==> flow/design.v <==
module output_buffer(
  input  logic        i_clk,
  input  logic        i_rst_n, 
  input  logic [15:0] i_out_buf_addr, 
  input  logic [31:0] i_out_buf_data,  
  input  logic        i_lsu_wren, 
  input  logic [2:0]  i_control,  
  output logic [31:0] o_out_buf_data,  
  output logic [31:0] o_io_ledr,     
  output logic [31:0] o_io_ledg,     
  output logic [6:0]  o_io_hex0,     
  output logic [6:0]  o_io_hex1,     
  output logic [6:0]  o_io_hex2,     
  output logic [6:0]  o_io_hex3,     
  output logic [6:0]  o_io_hex4,     
  output logic [6:0]  o_io_hex5,     
  output logic [6:0]  o_io_hex6,     
  output logic [6:0]  o_io_hex7,    
  output logic [31:0] o_io_lcd
);
  parameter O_BUF_SIZE = 64;
  logic [7:0] out_buffer [O_BUF_SIZE - 1:0];
  logic [7:0] temp [3:0];
  localparam [2:0] LB   = 3'b000,
					    LH   = 3'b001,
					    LW   = 3'b010,
					    LBU  = 3'b100,
					    LHU  = 3'b101;
  localparam [15:0] red_addr   = 8'h00,
						  green_addr = 8'h10,
						  hex0_addr  = 8'h20,
						  hex1_addr  = 8'h21,
						  hex2_addr  = 8'h22,
						  hex3_addr  = 8'h23,
						  hex4_addr  = 8'h24,
						  hex5_addr  = 8'h25,
						  hex6_addr  = 8'h26,
						  hex7_addr  = 8'h27,
						  lcd_addr   = 8'h30,
						  end_addr   = 8'h3F;
  logic [7:0] addr_even;
  logic o_buf_sel;
  assign addr_even = i_out_buf_addr[7:0] & 8'hFE;
  assign o_buf_sel = (i_out_buf_addr[15:8] == 8'h70);
  always_ff @(posedge i_clk) begin: proc_write_out_buffer
    if(~i_rst_n) begin
	   out_buffer[red_addr]      <= 8'b0;
		out_buffer[red_addr + 1]  <= 8'b0;
		out_buffer[red_addr + 2]  <= 8'b0;
		out_buffer[green_addr]    <= 8'b0;
		out_buffer[hex0_addr]     <= 8'b0; 
		out_buffer[hex1_addr]     <= 8'b0;
		out_buffer[hex2_addr]     <= 8'b0;
		out_buffer[hex3_addr]     <= 8'b0;
		out_buffer[hex4_addr]     <= 8'b0;
		out_buffer[hex5_addr]     <= 8'b0;
		out_buffer[hex6_addr]     <= 8'b0;
		out_buffer[hex7_addr]     <= 8'b0;
	 end else if(i_lsu_wren && o_buf_sel) begin
	   case(i_control[1:0])
		  2'b00: if(i_out_buf_addr[7:0] <= end_addr) out_buffer[i_out_buf_addr[7:0]] = i_out_buf_data[7:0];
		  2'b01: begin
		    if(addr_even <= end_addr)     out_buffer[addr_even]     = i_out_buf_data[7:0];
			 if(addr_even <= end_addr + 1) out_buffer[addr_even + 1] = i_out_buf_data[15:8];
		  end
		  2'b10: begin
		    if(addr_even <= end_addr)     out_buffer[addr_even]     = i_out_buf_data[7:0];
			 if(addr_even <= end_addr + 1) out_buffer[addr_even + 1] = i_out_buf_data[15:8];
			 if(addr_even <= end_addr + 2) out_buffer[addr_even + 2] = i_out_buf_data[23:16];
			 if(addr_even <= end_addr + 3) out_buffer[addr_even + 3] = i_out_buf_data[31:24];
		  end
		endcase
	 end
  end
  always_comb begin: proc_check_out_data
    if(addr_even <= end_addr)     temp[0] = out_buffer[addr_even];
	 else temp[0] = 8'h00;
	 if(addr_even + 1 <= end_addr) temp[1] = out_buffer[addr_even + 1];
	 else temp[1] = 8'h00;
	 if(addr_even + 2 <= end_addr) temp[2] = out_buffer[addr_even + 2];
	 else temp[2] = 8'h00;
	 if(addr_even + 3 <= end_addr) temp[3] = out_buffer[addr_even + 3];
	 else temp[3] = 8'h00;
  end
  always_comb begin: proc_select_out_data
    case(i_control)
	   LB : begin
		  if(i_out_buf_addr[7:0] <= end_addr) o_out_buf_data = {{24{out_buffer[i_out_buf_addr[7:0]][7]}}, out_buffer[i_out_buf_addr[7:0]]};
		  else o_out_buf_data = 32'h0;
		end
		LH : o_out_buf_data = {{16{temp[1][7]}}, temp[1], temp[0]};
		LW : o_out_buf_data = {temp[3], temp[2], temp[1], temp[0]};
	   LBU: begin
		  if(i_out_buf_addr[7:0] <= end_addr) o_out_buf_data = {24'h0, out_buffer[i_out_buf_addr[7:0]]};
		  else o_out_buf_data = 32'h0;
		end
		LHU: o_out_buf_data = {16'h0, temp[1], temp[0]};
		default: o_out_buf_data = 32'hz;
	 endcase
  end
  assign o_io_ledr = {out_buffer[red_addr + 3]  , out_buffer[red_addr + 2]  , out_buffer[red_addr + 1]   , out_buffer[red_addr]};
  assign o_io_ledg = {out_buffer[green_addr + 3], out_buffer[green_addr + 2], out_buffer[green_addr  + 1], out_buffer[green_addr]};
  assign o_io_hex0 = out_buffer[hex0_addr][6:0];
  assign o_io_hex1 = out_buffer[hex1_addr][6:0];
  assign o_io_hex2 = out_buffer[hex2_addr][6:0];
  assign o_io_hex3 = out_buffer[hex3_addr][6:0];
  assign o_io_hex4 = out_buffer[hex4_addr][6:0];
  assign o_io_hex5 = out_buffer[hex5_addr][6:0];
  assign o_io_hex6 = out_buffer[hex6_addr][6:0];
  assign o_io_hex7 = out_buffer[hex7_addr][6:0];
  assign o_io_lcd  = {out_buffer[lcd_addr + 3], out_buffer[lcd_addr + 2], out_buffer[lcd_addr + 1], out_buffer[lcd_addr]};
endmodule 
# From RTL to reports: output_buffer
# The steps from the RTL of output_buffer to its reports follow in flow order.
# Line numbers count from 1 in the design file above.
# Operators: Yosys type, input widths -> output width; for muxes data width and select width s.
# Not given: -
[inputs]
top_module = "output_buffer"
clock = "i_clk"
library = "sky130hd"
pvt_corner = "tt_025C_1v80"

# Word level
# Yosys after proc, flatten, opt, wreduce and memory -nomap, before mapping. Enables and synchronous resets that opt folds into registers are not counted as muxes. Print and check cells are not counted. Equal cells are merged and count once.
# Memory sizes are those after Yosys's memory passes, which may raise the word count (mostly to a power of two), join words into wider ones and drop unused or constant bits.
[classes]
add_sub_neg = 3
n_cmp = 8
eq_ne = 7
n_mux = 80
n_logic = 2
reduce_logical = 5
[ops]
columns = ["operator", "n"]
rows = [
  ["$mux 8", 35],
  ["$pmux 32 s5", 1],
  ["$mux 6", 14],
  ["$mux 32", 1],
  ["$mux 1", 29],
  ["$le 9x6->1 const B", 3],
  ["$le 8x7->1 const B", 3],
  ["$add 8x2->9 const B", 2],
  ["$le 8x6->1 const B", 2],
  ["$reduce_or 8->1", 2],
  ["$add 8x1->9 const B", 1],
  ["$eq 8x7->1 const B", 1],
  ["$eq 3x3->1 const B", 2],
  ["$eq 3x1->1 const B", 1],
  ["$eq 3x2->1 const B", 1],
  ["$logic_not 3->1", 1],
  ["$or 1x1->1", 2],
  ["$eq 2x1->1 const B", 1],
  ["$eq 2x2->1 const B", 1],
  ["$logic_not 2->1", 1],
  ["$logic_and 1x1->1", 1],
]
[word_totals]
reg_bits = 0
ram_bits = 512
n_memories = 1
out_inout_bits = 184
word_cells = 106
[memory_table]
columns = ["memory", "words", "width", "line_no", "rtl"]
rows = [
  ["out_buffer", 64, 8, 22, "logic [7:0] out_buffer [O_BUF_SIZE - 1:0];"],
]

# Logic depth
# Yosys ltp: most cells in a row. Word level: on the elaborated netlist, between registers, memories and ports. Mapped: between sequential cells and ports; inverters and the memories' decode and read muxes count.
[depth]
depth_word = 8
ABC_AREA = 0
mapped_depth = 16
depth_no_buf = 9

# Synthesis result
# The flow's flattened synthesis, as Yosys stat reports it; memories are mapped. The netlist is that of the ABC_AREA named above (0 if unset); the other value can give another one.
# Totals and module areas in this step are rounded.
[types]
columns = ["cell", "n"]
rows = [
  ["sky130_fd_sc_hd__edfxtp_1", 512],
  ["sky130_fd_sc_hd__mux4_2", 260],
  ["sky130_fd_sc_hd__mux2i_1", 282],
  ["sky130_fd_sc_hd__nand2_1", 657],
  ["sky130_fd_sc_hd__o21ai_0", 481],
  ["sky130_fd_sc_hd__clkbuf_1", 217],
  ["sky130_fd_sc_hd__buf_4", 83],
  ["sky130_fd_sc_hd__o22ai_1", 82],
  ["sky130_fd_sc_hd__nor2_1", 96],
  ["sky130_fd_sc_hd__buf_2", 65],
  ["sky130_fd_sc_hd__a22oi_1", 33],
  ["sky130_fd_sc_hd__nand3_1", 43],
  ["sky130_fd_sc_hd__o21ai_1", 38],
  ["sky130_fd_sc_hd__nand2_2", 30],
  ["sky130_fd_sc_hd__a22o_1", 17],
  ["sky130_fd_sc_hd__o221ai_1", 16],
  ["sky130_fd_sc_hd__a31oi_1", 19],
  ["sky130_fd_sc_hd__a21oi_1", 18],
]
# Other cell types: 50; their cells: 193.
[mapped]
stdcells = 3142
synth_area_um2 = 34360
seq_area_um2 = 15370
ffs = 512
n_buf = 382

# Timing after synthesis
# Path of least setup slack by OpenSTA after synthesis, without wires, with an ideal clock, recovery checks aside; 20% of the period is set as input and as output delay. Where synthesis merged equal registers, the netlist keeps one of their names.
[synth_timing]
path_kind = "input-to-output"
start = "in i_out_buf_addr[2]"
end = "out o_out_buf_data[22]"
tclk_ps = 6640
input_delay_ps = 1328
out_delay_ps = 1328
t_first_pin_ps = 1328
arrival_time_ps = 4819
required_ps = 5312
slack_ps = 493
path_delay_ps = 3491
driving_pins = 16
period_less_setup_slack_ps = 6147
# "path_delay_ps" = arrival - input delay + setup time.
# At an output port there is no setup time.
# "driving_pins" counts driving pins, that of a launching flip-flop among them; a cell with two outputs on the path counts twice.
# "period_less_setup_slack_ps" = period - worst setup slack (recovery checks aside). The figure is calculated, with input and output delays left at 20% of the set period.
# Between the ends stands the longest chain of elaborated cells between them, by number of cells; it is not shown to be the way that was timed. Of several equally long chains one is given.
# A line is the first line of the expression or statement that the cell stems from. Yosys adds cells for indexed reads and writes and turns some case tables into memories.
[synth_via]
cell_sequence = "sky130_fd_sc_hd__buf_2 > sky130_fd_sc_hd__buf_4 > sky130_fd_sc_hd__buf_4 > sky130_fd_sc_hd__buf_2 > sky130_fd_sc_hd__buf_2 > sky130_fd_sc_hd__inv_1 > sky130_fd_sc_hd__ha_1 > sky130_fd_sc_hd__buf_4 > sky130_fd_sc_hd__buf_2 > sky130_fd_sc_hd__buf_1 > sky130_fd_sc_hd__clkbuf_1 > sky130_fd_sc_hd__mux4_2 > sky130_fd_sc_hd__nand2_1 > sky130_fd_sc_hd__nand3_1 > sky130_fd_sc_hd__a31oi_1 > sky130_fd_sc_hd__o21ai_0"
elab_chain_cells = 4
cells_between = 10
[synth_lines]
columns = ["element", "line_no", "rtl"]
rows = [
  ["from (decl)", 4, "input  logic [15:0] i_out_buf_addr,"],
  ["$add 8x2->9", 80, "if(addr_even + 2 <= end_addr) temp[2] = out_buffer[addr_even + 2];"],
  ["$le 9x6->1", 80, ""],
  ["$mux 8", 80, ""],
  ["$pmux 32 s5", 86, "case(i_control)"],
  ["to (decl)", 8, "output logic [31:0] o_out_buf_data,"],
]

# Path in the finished layout
# From the final timing report of record 2: the path of least setup slack in the routed layout; clock arrival at registers is part of the times.
# The report prints the path's times to 10 ps; the period is as set.
[layout_timing]
path_kind = "input-to-output"
start = "in i_out_buf_addr[2]"
end = "out o_out_buf_data[17]"
tclk_ps = 4790
input_delay_ps = 960
out_delay_ps = 960
t_first_pin_ps = 960
arrival_time_ps = 3440
required_ps = 3830
slack_ps = 390
driving_pins = 12
# Between the ends stands the longest chain of elaborated cells between them, by number of cells; it is not shown to be the way that was timed. Of several equally long chains one is given.
[layout_via]
cell_sequence = "sky130_fd_sc_hd__buf_16 > sky130_fd_sc_hd__buf_4 > sky130_fd_sc_hd__nand3_2 > sky130_fd_sc_hd__buf_4 > sky130_fd_sc_hd__xnor2_4 > sky130_fd_sc_hd__nand3_1 > sky130_fd_sc_hd__buf_12 > sky130_fd_sc_hd__o22ai_1 > sky130_fd_sc_hd__buf_4 > sky130_fd_sc_hd__or4_4 > sky130_fd_sc_hd__nand2_1 > sky130_fd_sc_hd__clkdlybuf4s15_2"
elab_chain_cells = 4
cells_between = 10
[layout_lines]
columns = ["element", "line_no", "rtl"]
rows = [
  ["from (decl)", 4, "input  logic [15:0] i_out_buf_addr,"],
  ["$add 8x2->9", 80, "if(addr_even + 2 <= end_addr) temp[2] = out_buffer[addr_even + 2];"],
  ["$le 9x6->1", 80, ""],
  ["$mux 8", 80, ""],
  ["$pmux 32 s5", 86, "case(i_control)"],
  ["to (decl)", 8, "output logic [31:0] o_out_buf_data,"],
]

# Settings and measured results of 2 stored flow runs for module output_buffer (sky130hd), not sorted in any way. The constraints put input and output delay at 20% of the set period each and load the outputs with 0.01 pF.
# "period_reached_ps" means the clock period less the worst setup slack. The figure is calculated, with input and output delays left at 20% of the set period.
# The measured numbers are rounded.

[[run]]
name = "record 1"
[run.settings]
period_ns = 3.93
CORE_UTILIZATION = 60
SETUP_SLACK_MARGIN = 0.1
PLACE_DENSITY = 0.9
CORE_ASPECT_RATIO = 0.68
CELL_PAD_IN_SITES_GLOBAL_PLACEMENT = 2
CELL_PAD_IN_SITES_DETAIL_PLACEMENT = 0
GPL_TIMING_DRIVEN = 1
GPL_ROUTABILITY_DRIVEN = 0
CTS_CLUSTER_DIAMETER = 82
CAP_MARGIN = 20
CORE_MARGIN = 2
SLEW_MARGIN = 20
[run.results]
outcome = "stopped before the end: placement reported GPL-0301"

[[run]]
name = "record 2"
[run.settings]
period_ns = 4.79
CORE_UTILIZATION = 26
SETUP_SLACK_MARGIN = 0.62
PLACE_DENSITY_LB_ADDON = 0.04
CORE_ASPECT_RATIO = 1.49
CORE_MARGIN = 7
CELL_PAD_IN_SITES_GLOBAL_PLACEMENT = 0
CELL_PAD_IN_SITES_DETAIL_PLACEMENT = 0
TNS_END_PERCENT = 35
CTS_CLUSTER_SIZE = 91
CAP_MARGIN = 5
MIN_ROUTING_LAYER = "met2"
SLEW_MARGIN = 20
[run.results]
synthesis_area_um2 = 34360
design_die_area_um2 = 142700
final_cell_area_um2 = 45170
utilization_frac = 0.345
ws_setup_ps = 388
timing.hold.ws_ps = 845
period_reached_ps = 4402
